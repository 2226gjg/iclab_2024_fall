==> flow/design.v <==
module CLK_1_MODULE (
    clk,
    rst_n,
    in_valid,
	in_row,
    in_kernel,
    out_idle,
    handshake_sready,
    handshake_din,
    flag_handshake_to_clk1,
    flag_clk1_to_handshake,
	fifo_empty,
    fifo_rdata,
    fifo_rinc,
    out_valid,
    out_data,
    flag_clk1_to_fifo,
    flag_fifo_to_clk1
);
input clk;
input rst_n;
input in_valid;
input [17:0] in_row;
input [11:0] in_kernel;
input out_idle;
output reg handshake_sready;
output reg [29:0] handshake_din;
input  flag_handshake_to_clk1;
output flag_clk1_to_handshake;
input fifo_empty;
input [7:0] fifo_rdata;
output reg fifo_rinc;
output reg out_valid;
output reg [7:0] out_data;
output flag_clk1_to_fifo;
input flag_fifo_to_clk1;
integer i;
reg [29:0]din_to_handshake_nxt[0:5],din_to_handshake_ff[0:5];
typedef enum reg[2:0]{IDLE=0 ,INPUT=1 ,SEND_HANDSHAKE=2 ,READ_FIFO=3}state;
state cur_state,nxt_state;
reg [2:0]counter_din;
reg fifo_rinc_delay1,fifo_rinc_delay2;
reg [7:0]counter_out;
always@(posedge clk or negedge rst_n)begin
    if(!rst_n)begin
        cur_state<=IDLE;        
    end
    else begin
        cur_state<=nxt_state;
    end
end
always@*begin
    nxt_state=cur_state;
    case(cur_state)
        IDLE:begin
            if(in_valid)
                nxt_state=INPUT;
            else 
                nxt_state=IDLE;
        end
        INPUT:begin
            if(!in_valid)
                nxt_state=SEND_HANDSHAKE;
            else 
                nxt_state=INPUT;
        end
        SEND_HANDSHAKE:begin
            if(counter_din==6)begin
                nxt_state=READ_FIFO;
            end
            else begin
                nxt_state=SEND_HANDSHAKE;
            end
        end
        READ_FIFO:begin
            if(counter_out==150)begin
                nxt_state=IDLE;
            end
            else begin
                nxt_state=READ_FIFO;
            end
        end
    endcase
end
always@(posedge clk or negedge rst_n)begin
    if(!rst_n)begin
        counter_din<=0;
    end
    else begin
        if(cur_state==SEND_HANDSHAKE)begin
            if(handshake_sready==1&&out_idle==0)begin
                counter_din<=counter_din+1;
            end
        end
        else begin
            counter_din<=0;
        end
    end
end
always@(posedge clk or negedge rst_n)begin
    if(!rst_n)begin
        counter_out<=0;
    end
    else begin
        case(cur_state)
            READ_FIFO:begin
                if(fifo_rinc_delay2)
                    counter_out<=counter_out+1;
                else 
                    counter_out<=counter_out;
            end
            default:begin
                counter_out<=0;
            end
        endcase
    end
end
always@(posedge clk or negedge rst_n)begin
    if(!rst_n)begin
        for(i=0;i<=5;i=i+1)begin
            din_to_handshake_ff[i]<=30'b0;
        end
    end
    else begin
        if(in_valid)begin
            din_to_handshake_ff[5]<={in_row,in_kernel};
            for(i=0;i<=4;i=i+1)begin
                din_to_handshake_ff[i]<=din_to_handshake_ff[i+1];
            end
        end
        else if(cur_state==SEND_HANDSHAKE)begin
            if(flag_handshake_to_clk1==1)begin
                din_to_handshake_ff[5]<=30'b0;
                for(i=0;i<=4;i=i+1)begin
                    din_to_handshake_ff[i]<=din_to_handshake_ff[i+1];
                end
            end
        end
    end
end
always@(posedge clk or negedge rst_n)begin
    if(!rst_n)begin
        handshake_sready<=0;
        handshake_din<=0;
    end
    else begin
        case(cur_state)
            SEND_HANDSHAKE:begin
                handshake_sready<=out_idle;
                if(out_idle)begin
                    handshake_din<=din_to_handshake_ff[0];
                end
                else begin
                    handshake_din<=handshake_din;
                end
            end
            default:begin
                handshake_sready<=0;
                handshake_din<=0;
            end
        endcase
    end
end
always@(*)begin
    if(cur_state==READ_FIFO)
        fifo_rinc=!fifo_empty;
    else begin
        fifo_rinc=0;
    end
end
always@(posedge clk or negedge rst_n)begin
    if(!rst_n)begin
        fifo_rinc_delay1<=0;
        fifo_rinc_delay2<=0;
    end
    else begin
        fifo_rinc_delay1<=fifo_rinc;
        fifo_rinc_delay2<=fifo_rinc_delay1;
    end
end
always@(posedge clk or negedge rst_n)begin
    if(!rst_n)begin
        out_valid<=0;
    end
    else begin
        if(nxt_state==READ_FIFO)begin
            if(fifo_rinc_delay2)
                out_valid<=1;
            else
                out_valid<=0;
        end
        else begin
            out_valid<=0;
        end
    end
end
always@(posedge clk or negedge rst_n)begin
    if(!rst_n)begin
        out_data<=0;
    end
    else begin
        if(nxt_state==READ_FIFO)begin
            if(fifo_rinc_delay2)
                out_data<=fifo_rdata;
            else
                out_data<=0;
        end
        else begin
            out_data<=0;
        end
    end
end
endmodule
module CLK_2_MODULE (
    clk,
    rst_n,
    in_valid,
    fifo_full,
    in_data,
    out_valid,
    out_data,
    busy,
    flag_handshake_to_clk2,
    flag_clk2_to_handshake,
    flag_fifo_to_clk2,
    flag_clk2_to_fifo
);
input clk;
input rst_n;
input in_valid;
input fifo_full;
input [29:0] in_data;
output reg out_valid;
output reg [7:0] out_data;
output reg busy;
input  flag_handshake_to_clk2;
output flag_clk2_to_handshake;
input  flag_fifo_to_clk2;
output flag_clk2_to_fifo;
integer i,j;
typedef enum reg[2:0]{IDLE=0 ,INPUT=1 ,CAL_OUT=2,WAIT=3}state;
state cur_state,nxt_state;
reg [2:0]counter_in;
reg [2:0]counter_row,counter_column,counter_channel;
reg [2:0] img_ff[0:5][0:5],img_nxt[0:5][0:5];
reg [2:0] kernel_ff[0:5][0:3],kernel_nxt[0:5][0:3];
reg [7:0]ans;
reg fifo_full_delay1;
always@(posedge clk or negedge rst_n)begin
    if(!rst_n)begin
        cur_state<=IDLE;        
    end
    else begin
        cur_state<=nxt_state;
    end
end
always@*begin
    nxt_state=cur_state;
    case(cur_state)
        IDLE:begin
            if(in_valid)
                nxt_state=INPUT;
            else 
                nxt_state=IDLE;
        end
        INPUT:begin
            if(in_valid&&counter_in==5)
                nxt_state=CAL_OUT;
            else 
                nxt_state=INPUT;
        end
        CAL_OUT:begin
            if(counter_channel==6)
                nxt_state=IDLE;
            else 
                nxt_state=CAL_OUT;
        end
    endcase
end
always@(*)begin
    if(cur_state==CAL_OUT)begin
        busy=1;
    end
    else begin
        busy=0;
    end
end
always@(posedge clk or negedge rst_n)begin
    if(!rst_n)begin
        counter_in<=0;
    end
    else begin
        case(cur_state)
            IDLE:begin
                if(in_valid)begin
                    counter_in<=counter_in+1;
                end
                else begin
                    counter_in<=0;
                end
            end
            INPUT:begin
                if(in_valid)begin
                    counter_in<=counter_in+1;
                end
            end
            CAL_OUT:begin
                counter_in<=0;
            end
        endcase
    end
end
always@(posedge clk or negedge rst_n)begin
    if(!rst_n)begin
        counter_row<=0;
        counter_column<=0; 
        counter_channel<=0;
    end
    else begin
        case(cur_state)
            IDLE,INPUT:begin
                counter_row<=0;
                counter_column<=0; 
                counter_channel<=0;
            end
            CAL_OUT:begin
                if(!fifo_full)begin
                    if(counter_column==4&&counter_row==4)begin
                        counter_row<=0;
                        counter_channel<=counter_channel+1;
                    end
                    else if(counter_column==4)begin
                        counter_row<=counter_row+1;
                    end
                    counter_column<=(counter_column==4)?0:counter_column+1; 
                end
            end
        endcase
    end
end 
always@(posedge clk or negedge rst_n)begin
    if(!rst_n)begin
        for(i=0;i<=5;i++)begin
            for(j=0;j<=5;j++)begin
                img_ff[i][j]<=0;
            end
        end
    end
    else begin
        for(i=0;i<=5;i++)begin
            for(j=0;j<=5;j++)begin
                img_ff[i][j]<=img_nxt[i][j];
            end
        end
    end
end
always@(*)begin
    for(i=0;i<=5;i++)begin
        for(j=0;j<=5;j++)begin
            img_nxt[i][j]=img_ff[i][j];
        end
    end
    case(cur_state)
        IDLE:begin
            if(in_valid)begin
                img_nxt[counter_in][0]=in_data[14:12];
                img_nxt[counter_in][1]=in_data[17:15];
                img_nxt[counter_in][2]=in_data[20:18];
                img_nxt[counter_in][3]=in_data[23:21];
                img_nxt[counter_in][4]=in_data[26:24];
                img_nxt[counter_in][5]=in_data[29:27];
            end
            else begin
                for(i=0;i<=5;i++)begin
                    for(j=0;j<=5;j++)begin
                        img_nxt[i][j]=0;
                    end
                end
            end
        end
        INPUT:begin
            if(in_valid)begin
                img_nxt[counter_in][0]=in_data[14:12];
                img_nxt[counter_in][1]=in_data[17:15];
                img_nxt[counter_in][2]=in_data[20:18];
                img_nxt[counter_in][3]=in_data[23:21];
                img_nxt[counter_in][4]=in_data[26:24];
                img_nxt[counter_in][5]=in_data[29:27];
            end
        end
    endcase
end
always@(posedge clk or negedge rst_n)begin
    if(!rst_n)begin
        for(i=0;i<=5;i++)begin
            for(j=0;j<=3;j++)begin
                kernel_ff[i][j]<=0;
            end
        end
    end
    else begin
        for(i=0;i<=5;i++)begin
            for(j=0;j<=3;j++)begin
                kernel_ff[i][j]<=kernel_nxt[i][j];
            end
        end
    end
end
always@*begin
    for(i=0;i<=5;i++)begin
        for(j=0;j<=3;j++)begin
            kernel_nxt[i][j]=kernel_ff[i][j];
        end
    end
    case(cur_state)
        IDLE:begin
            if(in_valid)begin
                kernel_nxt[counter_in][0]=in_data[2:0];
                kernel_nxt[counter_in][1]=in_data[5:3];
                kernel_nxt[counter_in][2]=in_data[8:6];
                kernel_nxt[counter_in][3]=in_data[11:9];
            end
            else begin
                for(i=0;i<=5;i++)begin
                    for(j=0;j<=3;j++)begin
                        kernel_nxt[i][j]=0;
                    end
                end
            end
        end
        INPUT:begin
            if(in_valid)begin
                kernel_nxt[counter_in][0]=in_data[2:0];
                kernel_nxt[counter_in][1]=in_data[5:3];
                kernel_nxt[counter_in][2]=in_data[8:6];
                kernel_nxt[counter_in][3]=in_data[11:9];
            end
        end
    endcase
end
always@(posedge clk)begin
    fifo_full_delay1<=fifo_full;
end
always@(*)begin
    ans=img_ff[counter_row][counter_column]*kernel_ff[counter_channel][0]+img_ff[counter_row][counter_column+1]*kernel_ff[counter_channel][1]+ img_ff[counter_row+1][counter_column]*kernel_ff[counter_channel][2] + img_ff[counter_row+1][counter_column+1]*kernel_ff[counter_channel][3];
    out_data=ans;
    out_valid=(!fifo_full&&cur_state==CAL_OUT);
end
endmodule
### Reports on CLK_1_MODULE

What the tools print for CLK_1_MODULE, step after step.
Lines are those of the file above, counted from 1.
Operators carry their Yosys type and port widths (W data, S select, Z words).
Cell names lack the library's common part.
A cell with -- has no value.

| set-up | value |
|---|---|
| top module | CLK_1_MODULE |
| clock | clk |
| library | sky130hd |
| timing corner | tt_025C_1v80 |

### Word-level counts

Yosys after proc, flatten, opt, wreduce and memory -nomap, before mapping. Print and check cells are not counted. Equal cells are merged and count once.

| bit counts | value |
|---|---|
| bits in registers | 236 |
| latch bits | 0 |
| RAM bits | 0 |
| bits in read-only memories | 0 |
| word width x clocked read ports | 0 |
| memories kept | 0 |
| input bits | 45 |
| word-level cells | 68 |

| operators by class | value |
|---|---|
| add/subtract/negate cells | 2 |
| multipliers | 0 |
| div/mod/pow operators | 0 |
| magnitude comparators | 0 |
| equal/unequal tests | 9 |
| shift-type cells | 0 |
| mux-type cells | 35 |
| bitwise gates (word level) | 1 |
| reduce/logical cells | 6 |

Operators with widths:

| operator | number |
|---|---|
| $mux W30 | 20 |
| $mux W8 | 4 |
| $pmux W3 S4 | 1 |
| $eq A3 B2 Y1 const B | 3 |
| $add A8 B1 Y8 const B | 1 |
| $eq A8 B8 Y1 const B | 1 |
| $ne A2 B2 Y1 const B | 3 |
| $mux W3 | 2 |
| $mux W1 | 6 |
| $reduce_bool A2 Y1 | 2 |
| $mux W2 | 2 |
| $add A3 B1 Y3 const B | 1 |
| $eq A3 B1 Y1 const B | 1 |
| $eq A3 B3 Y1 const B | 1 |
| $logic_not A3 Y1 | 1 |
| $reduce_and A2 Y1 | 1 |
| $logic_and A1 B1 Y1 | 1 |
| $not A1 Y1 | 1 |
| $logic_not A1 Y1 | 1 |

### Depth

Longest topological path by Yosys (ltp), each cell counted once; first at word level (registers and memories cut), then after technology mapping (sequential cells cut; the memories' decode and read muxes count).

| logic depth | value |
|---|---|
| depth after elaboration | 5 |
| ABC_AREA | 0 |
| mapped depth | 6 |
| gate-level depth less buffers | 5 |

### Netlist

The flow's flattened synthesis, as Yosys stat reports it; memories are mapped. The netlist is that of the ABC_AREA named above (0 if unset); the other value can give another one.
The area totals of this step are shown rounded.

| mapped netlist | value |
|---|---|
| mapped cells | 598 |
| chip area (Yosys) | 9000 µm² |
| flip-flop cells | 237 |
| buffers | 38 |

Cells by type:

| cell | number |
|---|---|
| dfrtp_1 | 236 |
| mux2_2 | 80 |
| mux2_1 | 70 |
| mux2i_1 | 30 |
| a22o_1 | 32 |
| nor2_1 | 39 |
| nand3_1 | 18 |
| buf_2 | 17 |
| buf_4 | 10 |
| o22ai_1 | 10 |
| ha_1 | 4 |
| clkbuf_1 | 11 |
| xor2_1 | 4 |
| dfstp_2 | 1 |
| nand2_1 | 6 |
| a21oi_1 | 4 |
| xnor2_1 | 2 |
| a21oi_4 | 1 |

Other cell types: 14; their cells: 23.

### Path before layout

Path of least setup slack by OpenSTA after synthesis, without wires, with an ideal clock, recovery checks aside; 20% of the period is set as input and as output delay. Where synthesis merged equal registers, the netlist keeps one of their names.

| timing path after synthesis | value |
|---|---|
| path kind | in2reg |
| start point | input port in_valid |
| end point | register din_to_handshake_ff[0][0] |
| period | 1.88 ns |
| external input delay | 0.376 ns |
| setup time | 0.128 ns |
| time at the first pin | 0.376 ns |
| arrival | 1.337 ns |
| data required time | 1.752 ns |
| setup slack | 0.415 ns |
| path delay | 1.089 ns |
| driving pins on the path | 5 |
| period reached after synthesis | 1.465 ns |

"path delay" is the arrival time less input delay plus setup time.
"driving pins on the path" counts driving pins, that of a launching flip-flop among them; a cell with two outputs on the path counts twice.
"period reached after synthesis" = period - worst setup slack (recovery checks aside). The figure is calculated, with input and output delays left at 20% of the set period.
Between the ends stands the longest chain of elaborated cells between them, by number of cells; it is not shown to be the way that was timed. Of several equally long chains one is given.
Each line given opens the expression or statement behind the cell; cells for indexed reads and writes are added by Yosys, which also makes memories of some case tables.
At most two assigning lines are given for a register; there are more.

| on the way, after synthesis | value |
|---|---|
| cells stage by stage | buf_2 > a21oi_4 > buf_4 > buf_4 > mux2_1 |
| cells in the longest elaborated chain | 2 |
| elaborated cells on any way between the ends | 4 |
| RTL lines with such cells | 1 |
| those cells by class | mux (1); reduce/logical (3) |

RTL lines, path after synthesis:

| element | line | text |
|---|---|---|
| from (decl) | 22 | `input in_valid;` |
| $reduce_bool A2 Y1 | -- |  |
| $reduce_and A2 Y1 | -- |  |
| to (assign) | 128 | `din_to_handshake_ff[i]<=din_to_handshake_ff[i+1];` |
| to (assign) | 135 | `din_to_handshake_ff[i]<=din_to_handshake_ff[i+1];` |
| to (decl) | 38 | `reg [29:0]din_to_handshake_nxt[0:5],din_to_handshake_ff[0:5];` |

### Worst path after layout

From the final timing report of record 1: the path of least setup slack in the routed layout; clock arrival at registers is part of the times.

| timing path after layout | value |
|---|---|
| path kind | reg2out |
| start point | register cur_state |
| end point | output port fifo_rinc |
| period | 2.8 ns |
| time at the first pin | 0.47 ns |
| arrival | 1.99 ns |
| data required time | 2.24 ns |
| setup slack | 0.25 ns |
| driving pins on the path | 4 |

An end named without its bit number is one bit of that signal or, where synthesis recoded a state register, one of its new flip-flops.
Between the ends stands the longest chain of elaborated cells between them, by number of cells; it is not shown to be the way that was timed. Of several equally long chains one is given.

| on the way, after layout | value |
|---|---|
| cells stage by stage | dfrtp_2 > clkinvlp_4 > nor2_1 > clkdlybuf4s50_1 |
| cells in the longest elaborated chain | 2 |
| elaborated cells on any way between the ends | 2 |
| those cells by class | eq/ne (1); mux (1) |

RTL lines, path after layout:

| element | line | text |
|---|---|---|
| from (decl) | 40 | `state cur_state,nxt_state;` |
| from (assign) | 46 | `cur_state<=IDLE;` |
| from (assign) | 49 | `cur_state<=nxt_state;` |
| $eq A3 B2 Y1 | 165 | `if(cur_state==READ_FIFO)` |
| $mux W1 | 165 |  |
| to (decl) | 32 | `output reg fifo_rinc;` |

Ticket comment

CLK_1_MODULE through Yosys and OpenROAD on sky130hd: 2 stored runs, unordered, with their settings and measured results. The constraints put input and output delay at 20% of the set period each and load the outputs with 0.01 pF.
"achieved period" = clock period - worst setup slack. The figure is calculated, with input and output delays left at 20% of the set period.
"time used up by the worst setup path" is the time allowed to the run's worst setup path (the clock period less input and output delay, where it has them) less its slack. Clock arrival times count: a late capture clock shortens it, a late launch clock lengthens it.
"total power of the final layout": no workload was simulated; the value follows from the tool's default switching activity.
The measured numbers are rounded.

## Record 1

==> flow/run.sh <==
#!/bin/bash
# the make line also repeats the synthesis and layout settings of config.mk as NAME=value (left out here)
make -C /OpenROAD-flow-scripts/flow DESIGN_CONFIG=/design/flow/config.mk WORK_HOME=/design/flow/orfs CLKGATE_MAP_FILE= finish
==> flow/config.mk <==
export PLATFORM = sky130hd
export DESIGN_NAME = CLK_1_MODULE
export DESIGN_NICKNAME = CLK_1_MODULE
export VERILOG_FILES = /design/flow/design.v
export SDC_FILE = /design/flow/constraint.sdc
export NUM_CORES = 4
export LEC_CHECK = 0
export CAP_MARGIN = 35
export CORE_MARGIN = 2
export CORE_UTILIZATION = 72
export CTS_CLUSTER_DIAMETER = 66
export CTS_CLUSTER_SIZE = 34
export PLACE_DENSITY_LB_ADDON = 0.03
export SLEW_MARGIN = 25
export TNS_END_PERCENT = 5
==> flow/constraint.sdc <==
create_clock -name core_clock -period 2.8 [get_ports {clk}]
set_input_delay 0.5600 -clock core_clock [delete_from_list [all_inputs] [get_ports {clk}]]
set_output_delay 0.5600 -clock core_clock [all_outputs]
set_load 0.01 [all_outputs]

| result of record 1 | value |
|---|---|
| Yosys chip area after synthesis | 9000 µm² |
| full die area | 13400 µm² |
| final utilization | 0.859 |
| setup slack of the worst path | 0.251 ns |
| total power of the final layout | 7.04 mW |
| achieved period | 2.549 ns |
| time used up by the worst setup path | 1.99 ns |
| critical path kind | reg2out |

## Record 2

==> flow/run.sh <==
#!/bin/bash
# the make line also repeats the synthesis and layout settings of config.mk as NAME=value (left out here)
make -C /OpenROAD-flow-scripts/flow DESIGN_CONFIG=/design/flow/config.mk WORK_HOME=/design/flow/orfs CLKGATE_MAP_FILE= finish
==> flow/config.mk <==
export PLATFORM = sky130hd
export DESIGN_NAME = CLK_1_MODULE
export DESIGN_NICKNAME = CLK_1_MODULE
export VERILOG_FILES = /design/flow/design.v
export SDC_FILE = /design/flow/constraint.sdc
export NUM_CORES = 4
export LEC_CHECK = 0
export CAP_MARGIN = 20
export CELL_PAD_IN_SITES_DETAIL_PLACEMENT = 2
export CORE_ASPECT_RATIO = 0.51
export CORE_MARGIN = 2
export CORE_UTILIZATION = 50
export CTS_CLUSTER_DIAMETER = 218
export GPL_ROUTABILITY_DRIVEN = 1
export MIN_ROUTING_LAYER = met2
export SLEW_MARGIN = 20
export TNS_END_PERCENT = 15
==> flow/constraint.sdc <==
create_clock -name core_clock -period 0.97 [get_ports {clk}]
set_input_delay 0.1940 -clock core_clock [delete_from_list [all_inputs] [get_ports {clk}]]
set_output_delay 0.1940 -clock core_clock [all_outputs]
set_load 0.01 [all_outputs]

Record 2: incomplete, clock tree synthesis halted on DPL-0033
